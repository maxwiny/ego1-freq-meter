==> flow/design.v <==
module bin2bcd32
  (
   input        CLK,
   input        RST,
   input        en,
   input [31:0] bin,
   output [3:0] bcd0,
   output [3:0] bcd1,
   output [3:0] bcd2,
   output [3:0] bcd3,
   output [3:0] bcd4,
   output [3:0] bcd5,
   output [3:0] bcd6,
   output [3:0] bcd7,
   output [3:0] bcd8,
   output [3:0] bcd9,
   output       busy,
   output       fin
   );
   reg [31:0]   bin_r;
   reg [4:0]    bitcount;
   reg [3:0]    bcd[0:9];
   wire [3:0]   bcdp[0:9];
   assign bcd0 = bcd[0];
   assign bcd1 = bcd[1];
   assign bcd2 = bcd[2];
   assign bcd3 = bcd[3];
   assign bcd4 = bcd[4];
   assign bcd5 = bcd[5];
   assign bcd6 = bcd[6];
   assign bcd7 = bcd[7];
   assign bcd8 = bcd[8];
   assign bcd9 = bcd[9];
   localparam s_idle = 2'b00;
   localparam s_busy = 2'b01;
   localparam s_fin  = 2'b10;
   reg [1:0]    state;
   assign busy = state != s_idle;
   assign fin  = state == s_fin;
   always @(posedge CLK or negedge RST)
     if (!RST) begin
        state <= s_idle;
     end else begin
        case (state)
          s_idle: 
            if (en)
              state <= s_busy;
          s_busy:
            if (bitcount == 5'd31)
              state <= s_fin;
          s_fin:
            state <= s_idle;
          default: ;
        endcase
     end
   always @(posedge CLK) begin
      case (state)
        s_idle: 
          if (en)
            bin_r <= bin;
        s_busy:
          bin_r <= {bin_r[30:0], 1'b0};
        default: ;
      endcase
   end
   always @(posedge CLK or negedge RST)
     if (!RST) begin
        bitcount <= 5'd0;
     end else begin
        case (state)
          s_busy:
            bitcount <= bitcount + 5'd1;
          default: 
            bitcount <= 5'd0;
        endcase
     end
   generate
      genvar g;
      for (g=0; g<=9; g=g+1) begin : GEN_BCD
         wire [3:0] s;
         wire [3:0] prev;
         assign bcdp[g] = (bcd[g] >= 4'd5) ? bcd[g] + 4'd3 : bcd[g];
         if (g != 0) begin
            assign prev = bcdp[g-1];
         end else begin  
            assign prev = {bin_r[31], 3'b0};
         end
         assign s 
           = ((bcdp[g] << 1) | (prev >> 3));
         always @(posedge CLK or negedge RST)
           if (!RST) begin
              bcd[g] <= 4'd0;
           end else begin
              case (state)
                s_idle: 
                  bcd[g] <= 4'd0;
                s_busy:
                  bcd[g] <= s;
                default: ;
              endcase
           end
      end
   endgenerate
endmodule
# Reports on bin2bcd32
# Tool output for the design above, in the order of the flow.
# Lines are those of the file above, counted from 1.
# Operators carry their Yosys type and port widths (W data, S select, Z words).
# Library cell names are shortened.
# A cell with -- has no value.
[inputs] top_module="bin2bcd32" clock="CLK" cell_library="sky130hd" corner="tt_025C_1v80"

# After elaboration
# Source: Yosys, flattened and elaborated. Widths are those after wreduce. Registers that Yosys merges into a memory's read port (data or address) are not register bits. Print and check cells do not count. Equal cells are merged and count once.
[op_classes] logic=10 n_mux=26 n_reduce_logical=6 n_eq=5 n_addsub=11 n_cmp=10
[op_table] cell="$pmux W4 S2" n=10
[op_table] cell="$pmux W32 S2" n=1
[op_table] cell="$or A4 B1 Y4" n=10
[op_table] cell="$ge A4 B3 Y1 const B" n=10
[op_table] cell="$add A4 B2 Y4 const B" n=9
[op_table] cell="$mux W4" n=9
[op_table] cell="$mux W32" n=1
[op_table] cell="$pmux W2 S3" n=1
[op_table] cell="$add A5 B1 Y5 const B" n=1
[op_table] cell="$eq A5 B5 Y1 const B" n=1
[op_table] cell="$mux W5" n=1
[op_table] cell="$ne A2 B2 Y1 const B" n=2
[op_table] cell="$reduce_bool A2 Y1" n=2
[op_table] cell="$mux W2" n=2
[op_table] cell="$add A3 B2 Y3 const B" n=1
[op_table] cell="$reduce_and A3 Y1" n=1
[op_table] cell="$reduce_bool A3 Y1" n=1
[op_table] cell="$mux W3" n=1
[op_table] cell="$eq A2 B1 Y1 const B" n=1
[op_table] cell="$eq A2 B2 Y1 const B" n=1
[op_table] cell="$logic_not A2 Y1" n=1
[op_table] cell="$reduce_and A2 Y1" n=1
[bits] in_bits=35 ff_bits=79 elab_cells=81 out_inout_bits=42

# Longest topological paths
# Yosys ltp: most cells in a row. Word level: on the elaborated netlist, between registers, memories and ports. Mapped: between sequential cells and ports; inverters and the memories' decode and read muxes count.
[depth] word_depth=4 abc_area=0 ltp_mapped=8 mapped_depth_nobuf=5

# Synthesis result
# Yosys stat after the flow's synthesis: flattened, memories mapped to cells. It holds for the ABC_AREA given above (unset counts as 0); a run with the other value may have another netlist.
# Totals and module areas in this step are rounded.
[types] cell_type="dfrtp_1" n=47 area_total_um2=1.18E+03
[types] cell_type="edfxtp_1" n=32 area_total_um2=960.922
[types] cell_type="mux2_2" n=31 area_total_um2=349.085
[types] cell_type="ha_1" n=26 area_total_um2=325.312
[types] cell_type="a2111o_1" n=10 area_total_um2=112.608
[types] cell_type="nand3_1" n=19 area_total_um2=95.091
[types] cell_type="inv_1" n=24 area_total_um2=90.086
[types] cell_type="a311o_1" n=8 area_total_um2=80.077
[types] cell_type="nor3b_1" n=10 area_total_um2=75.072
[types] cell_type="o21ai_0" n=15 area_total_um2=75.072
[types] cell_type="nand2_1" n=18 area_total_um2=67.565
[types] cell_type="a21oi_1" n=13 area_total_um2=65.062
[types] cell_type="buf_2" n=13 area_total_um2=65.062
[types] cell_type="nand2b_1" n=10 area_total_um2=62.56
[types] cell_type="nor2b_1" n=10 area_total_um2=62.56
[types] cell_type="a211o_1" n=7 area_total_um2=61.309
[types] cell_type="a31o_2" n=7 area_total_um2=61.309
[types] cell_type="and2_1" n=9 area_total_um2=56.304
# Other cell types: 26; their cells: 78.
[mapped] mapped_area_um2=4400 ff_cells=79 seq_area_um2=2100 cells=387 buf_cells=20

# Timing after synthesis
# Path of least setup slack by OpenSTA after synthesis, without wires, with an ideal clock, recovery checks aside; 20% of the period is set as input and as output delay. Where synthesis merged equal registers, the netlist keeps one of their names.
[synth_timing] path_kind="reg2reg" start="register state[1]" end="register bin_r[0]" delay_ps=3845 required_ps=4694 setup_time_ps=466 t_arrival_ps=3379 path_buffers=3 slack_ps=1315 launch_ps=0 clock_period_ps=5160 driving_pins=8 period_less_setup_slack_ps=3845
# "delay_ps" is the arrival time less input delay plus setup time.
# "driving_pins": output pins that drive a net of the path, with the launching flip-flop's if there is one; two outputs of one cell count as two.
# "period_less_setup_slack_ps" is the clock period less the worst setup slack; recovery checks do not enter. This is arithmetic on one report: input and output delays are still those of the set period (20% each).
# Between the ends stands the longest chain of elaborated cells between them, by number of cells; it is not shown to be the way that was timed. Of several equally long chains one is given.
# A line is the first line of the expression or statement that the cell stems from. Yosys adds cells for indexed reads and writes and turns some case tables into memories.
# A register here has more assigning lines than the two given.
# The path ends at the enable pin of a flip-flop; only ways to that pin are counted.
[synth_via] path_cell_list="dfrtp_1 inv_1 ha_1 inv_2 buf_6 buf_6 buf_2 o21ai_0" elab_chain_cells=3 cone_cells=5 cone_classes="2 x eq/ne; 3 x reduce/logical"
[synth_lines] item="from (decl)" line=37 text="reg [1:0]    state;"
[synth_lines] item="from (assign)" line=42 text="state <= s_idle;"
[synth_lines] item="from (assign)" line=47 text="state <= s_busy;"
[synth_lines] item="$logic_not A2 Y1" line=57 text="case (state)"
[synth_lines] item="$ne A2 B2 Y1"
[synth_lines] item="$reduce_and A2 Y1"
[synth_lines] item="to (assign)" line=60 text="bin_r <= bin;"
[synth_lines] item="to (assign)" line=62 text="bin_r <= {bin_r[30:0], 1'b0};"
[synth_lines] item="to (decl)" line=20 text="reg [31:0]   bin_r;"

# Worst path after layout
# Path of least setup slack in the final report of record 1 (OpenROAD, finished layout, wires in). Where an end is a register, its clock arrival counts in the times.
# The path's times are printed in steps of 10 ps; the period is the one set.
[layout_timing] path_kind="reg2out" start="register state[0]" end="output busy" launch_ps=360 driving_pins=5 slack_ps=1430 clock_period_ps=4530 required_ps=3620 t_arrival_ps=2190 out_delay_ps=910 path_buffers=1
# Between the ends stands the longest chain of elaborated cells between them, by number of cells; it is not shown to be the way that was timed. Of several equally long chains one is given.
# A register here has more assigning lines than the two given.
[layout_via] path_cell_list="dfrtp_1 inv_1 ha_1 inv_1 clkdlybuf4s50_1" elab_chain_cells=1 cone_cells=1 cone_lines=1 cone_classes="1 x reduce/logical"
[layout_lines] item="from (decl)" line=37 text="reg [1:0]    state;"
[layout_lines] item="from (assign)" line=42 text="state <= s_idle;"
[layout_lines] item="from (assign)" line=47 text="state <= s_busy;"
[layout_lines] item="$reduce_bool A2 Y1" line=38 text="assign busy = state != s_idle;"
[layout_lines] item="to (decl)" line=17 text="output       busy,"

# Stored flow runs of bin2bcd32 (2 of them; Yosys, OpenROAD, sky130hd). They differ in their settings and are not a sequence. Constraints: input delay and output delay 20% of the set period each, output load 0.01 pF.
# By "worst_path_ps" is meant the share of the clock period that the worst setup path is allowed (20% is reserved at inputs, 20% at outputs), minus its slack. Clock arrival times at its registers enter into it.
# By "power.total_uw" is meant OpenSTA's value without simulated activity: inputs other than the clock are taken to toggle once in ten clock periods, and the tool carries that through the logic.
# "worst_path_ps" is known to 10 ps.
# Results are given in rounded form.
run="record 1" settings period_ns=4.53 CORE_UTILIZATION=67 PLACE_DENSITY_LB_ADDON=0.13 CELL_PAD_IN_SITES_DETAIL_PLACEMENT=0 TNS_END_PERCENT=25 GPL_ROUTABILITY_DRIVEN=1 CTS_CLUSTER_DIAMETER=80 MAX_ROUTING_LAYER="met4" CAP_MARGIN=20 CORE_MARGIN=2 SLEW_MARGIN=20
run="record 1" results post_route_util_pct=84 worstSetupSlack_ps=1400 timing.hold.ws_ps=470 worst_path_ps=2190 path_kind="reg2out" power.total_uw=1300 design.die.area_um2=7200 tns_setup_ps=0 final_stdcell_area_um2=5400 synthesis_area_um2=4400
run="record 2" settings period_ns=7.19 CORE_UTILIZATION=26 SETUP_SLACK_MARGIN=1.41 PLACE_DENSITY_LB_ADDON=0.0 CORE_MARGIN=9 TNS_END_PERCENT=65 GPL_TIMING_DRIVEN=0 MIN_ROUTING_LAYER="met1" MAX_ROUTING_LAYER="met5" CAP_MARGIN=20 SLEW_MARGIN=20
run="record 2" results post_route_util_pct=35 worstSetupSlack_ps=3400 timing.hold.ws_ps=460 worst_path_ps=2320 path_kind="reg2out" power.total_uw=920 design.die.area_um2=22000 tns_setup_ps=0 final_stdcell_area_um2=5700 synthesis_area_um2=4400
