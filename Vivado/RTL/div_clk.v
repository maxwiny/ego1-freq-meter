==> flow/design.v <==
`timescale 1ns / 1ns
module div_clk(
	input	wire	clk,
	input	wire	rstn,
	input	wire	[27:0]	i_freq_num,
	input	wire	i_sw,
	output	wire	o_div_clk
);
reg	[27:0]	r_div_cnt;
reg	[27:0]	r_div_cnt1;
reg	r_clk_a;
reg	r_clk_b;
wire	w_div_type;	 
wire	[27:0]	w_div_num;
assign	w_div_num = 'd100_000_000 / i_freq_num;
assign w_div_type = w_div_num[0];
assign o_div_clk = r_clk_a | r_clk_b;
always@(posedge clk or negedge rstn)
	if(rstn == 0)begin
		r_div_cnt <= #1 0;
	end 
	else if(w_div_type == 1 && i_sw == 1)begin
		if(r_div_cnt == w_div_num - 1) r_div_cnt <= #1 0;
		else r_div_cnt <= #1 r_div_cnt + 'd1;
	end 
	else if(w_div_type == 0 && i_sw == 1)begin
		if(r_div_cnt == w_div_num / 2 - 1) r_div_cnt <= #1 0;
		else r_div_cnt <= #1 r_div_cnt + 'd1;
	end 
	else	r_div_cnt <= #1 0;
always@(negedge clk or negedge rstn)
	if(rstn == 0)begin
		r_div_cnt1 <= #1 0; 
	end else if(i_sw == 1 && w_div_type == 1)begin
		if(r_div_cnt1 == w_div_num - 1) r_div_cnt1 <= #1 0;
		else r_div_cnt1 <= #1 r_div_cnt1 + 'd1;
	end else r_div_cnt1 <= #1 0;
always@(posedge clk or negedge rstn)
	if(rstn == 0)begin
		r_clk_a <= #1 1'b0;
	end else if(w_div_type == 0 && i_sw == 1)begin
		if(r_div_cnt == w_div_num/2 - 1) r_clk_a <= #1 ~r_clk_a;
		else r_clk_a <= #1 r_clk_a;
	end  else if(w_div_type == 1 && i_sw == 1)begin
		if(r_div_cnt == w_div_num - 1) r_clk_a <= #1 1;
		else if(r_div_cnt == (w_div_num - 1'b1)/2 - 1) r_clk_a <= #1 1'b0;
	end else r_clk_a <= #1 1'b0;
always@(negedge clk or negedge rstn)
	if(rstn == 0)begin
		r_clk_b <= #1 1'b0;
	end else if(w_div_type == 1 && i_sw == 1)begin
		if(r_div_cnt1 == w_div_num - 1) r_clk_b <= #1 1;
		else if(r_div_cnt1 == (w_div_num - 1'b1)/2 - 1) r_clk_b <= #1 1'b0;
	end 
	else r_clk_b <= #1 1'b0;
endmodule
# --- From RTL to reports: div_clk ---
# What the tools print for div_clk, step after step.
# Lines are those of the file above, counted from 1.
# Cell names lack the library's common part.
inputs:
  top: "div_clk"
  clock_port: "clk"
  cell_library: "sky130hd"
  corner: "tt_025C_1v80"

# --- Elaborated design ---
# Counts by Yosys on the flattened word-level netlist (proc, flatten, opt, wreduce; memories kept). Register bits leave out memories and registers merged into their read ports (data or address). Print and check cells are left out.
op_classes:
  n_mul: 0
  n_div: 1
  add_sub_neg: 6
  muxes: 14
  n_reduce_logical: 3
  n_cmp: 0
  logic: 3
  eq_ne: 8
  n_shift: 0
op_table:
  columns: ["operator", "n"]
  rows:
  - ["divider 27 x 28 -> 32 bit with constant A", 1]
  - ["2-to-1 mux 28 bit", 6]
  - ["equality test 28 x 32 -> 1 bit", 5]
  - ["subtractor 28 x 1 -> 29 bit with constant B", 2]
  - ["adder 28 x 1 -> 28 bit with constant B", 2]
  - ["subtractor 31 x 1 -> 32 bit with constant B", 1]
  - ["subtractor 27 x 1 -> 28 bit with constant B", 1]
  - ["2-to-1 mux 1 bit", 8]
  - ["inequality test 4 bit with constant B", 1]
  - ["inequality test 3 x 2 -> 1 bit with constant B", 1]
  - ["logical AND 1 bit", 2]
  - ["NOT 1 bit", 2]
  - ["inequality test 2 x 1 -> 1 bit with constant B", 1]
  - ["AND reduction 2 bit", 1]
  - ["bitwise OR 1 bit", 1]
word_totals:
  memories: 0
  rom_bits: 0
  clocked_rd_ports_x_width: 0
  latchBits: 0
  elab_cells: 39
  ram_bits: 0
  inputBits: 31
  reg_bits: 58

# --- Logic depth ---
# Yosys ltp: most cells in a row. Word level: on the elaborated netlist, between registers, memories and ports. Mapped: between sequential cells and ports; inverters and the memories' decode and read muxes count.
depth:
  ltp_word: 8
  abc_area: 1
  depth_mapped: 594

# --- Synthesis result ---
# Yosys stat after the flow's synthesis: flattened, memories mapped to cells. It holds for the ABC_AREA given above (unset counts as 0); a run with the other value may have another netlist.
# Totals and module areas in this step are rounded.
types:
  columns: ["cell", "n", "area_total_um2"]
  rows:
  - ["ha_1", 491, 6.14E+03]
  - ["nand2_1", 1305, 4.9E+03]
  - ["xor2_1", 345, 3.02E+03]
  - ["a21oi_1", 583, 2.92E+03]
  - ["inv_1", 756, 2.84E+03]
  - ["nand3_1", 429, 2.15E+03]
  - ["nor2_1", 560, 2.1E+03]
  - ["o21ai_0", 308, 1.54E+03]
  - ["xnor2_1", 158, 1.38E+03]
  - ["dfrtn_1", 29, 725.696]
  - ["dfrtp_1", 29, 725.696]
  - ["o21bai_1", 61, 457.939]
  - ["nor3_1", 91, 455.437]
  - ["o21ai_1", 82, 410.394]
  - ["nand3_2", 33, 330.317]
  - ["or2_2", 52, 325.312]
  - ["nand4_1", 51, 319.056]
  - ["nand2_2", 38, 237.728]
# Not listed: further types 66, cells in them 492.
synth_totals:
  area_um2: 34500
  flip_flops: 58
  cells: 5893
  sequential_area_um2: 1450

Below are 2 stored runs of the flow (Yosys, OpenROAD; platform sky130hd) on div_clk, each with its settings and what was measured, unordered. Constraints: input delay and output delay 20% of the set period each, output load 0.01 pF.
By "power.total_uw" is meant OpenSTA's value without simulated activity: inputs other than the clock are taken to toggle once in ten clock periods, and the tool carries that through the logic.
Results are given in rounded form.

--- run 1 ---
==> flow/run.sh <==
#!/bin/bash
# the make line also repeats the synthesis and layout settings of config.mk as NAME=value (left out here)
make -C /OpenROAD-flow-scripts/flow DESIGN_CONFIG=/design/flow/config.mk WORK_HOME=/design/flow/orfs CLKGATE_MAP_FILE= finish
==> flow/config.mk <==
export PLATFORM = sky130hd
export DESIGN_NAME = div_clk
export DESIGN_NICKNAME = div_clk
export VERILOG_FILES = /design/flow/design.v
export SDC_FILE = /design/flow/constraint.sdc
export NUM_CORES = 4
export LEC_CHECK = 0
export ABC_AREA = 1
export CAP_MARGIN = 20
export CORE_MARGIN = 10
export CORE_UTILIZATION = 40
export GPL_ROUTABILITY_DRIVEN = 0
export GPL_TIMING_DRIVEN = 1
export PLACE_DENSITY = 0.92
export SLEW_MARGIN = 25
==> flow/constraint.sdc <==
create_clock -name core_clock -period 255.0 [get_ports {clk}]
set_input_delay 51.0000 -clock core_clock [delete_from_list [all_inputs] [get_ports {clk}]]
set_output_delay 51.0000 -clock core_clock [all_outputs]
set_load 0.01 [all_outputs]

==> results, as YAML <==
results:
  ws_setup_ns: 0.909
  power.total_uw: 255
  fin_hold_ws_ns: 0.462
  die_area_um2: 98500
  synthArea_um2: 34500
  layout_utilization_pct: 46.1
  timing.setup.tns_ns: 0.000
  finish.stdcell_area_um2: 39300

--- run 2 ---
==> flow/run.sh <==
#!/bin/bash
# the make line also repeats the synthesis and layout settings of config.mk as NAME=value (left out here)
make -C /OpenROAD-flow-scripts/flow DESIGN_CONFIG=/design/flow/config.mk WORK_HOME=/design/flow/orfs CLKGATE_MAP_FILE= finish
==> flow/config.mk <==
export PLATFORM = sky130hd
export DESIGN_NAME = div_clk
export DESIGN_NICKNAME = div_clk
export VERILOG_FILES = /design/flow/design.v
export SDC_FILE = /design/flow/constraint.sdc
export NUM_CORES = 4
export LEC_CHECK = 0
export CAP_MARGIN = 0
export CELL_PAD_IN_SITES_DETAIL_PLACEMENT = 2
export CELL_PAD_IN_SITES_GLOBAL_PLACEMENT = 1
export CORE_MARGIN = 4
export CORE_UTILIZATION = 32
export GPL_ROUTABILITY_DRIVEN = 1
export GPL_TIMING_DRIVEN = 1
export SETUP_SLACK_MARGIN = 5.0
export SLEW_MARGIN = 35
==> flow/constraint.sdc <==
create_clock -name core_clock -period 419.0 [get_ports {clk}]
set_input_delay 83.8000 -clock core_clock [delete_from_list [all_inputs] [get_ports {clk}]]
set_output_delay 83.8000 -clock core_clock [all_outputs]
set_load 0.01 [all_outputs]

==> results, as YAML <==
results:
  ws_setup_ns: 40.3
  power.total_uw: 121
  fin_hold_ws_ns: 0.583
  die_area_um2: 122000
  synthArea_um2: 37400
  layout_utilization_pct: 34.3
  timing.setup.tns_ns: 0.000
  finish.stdcell_area_um2: 39900
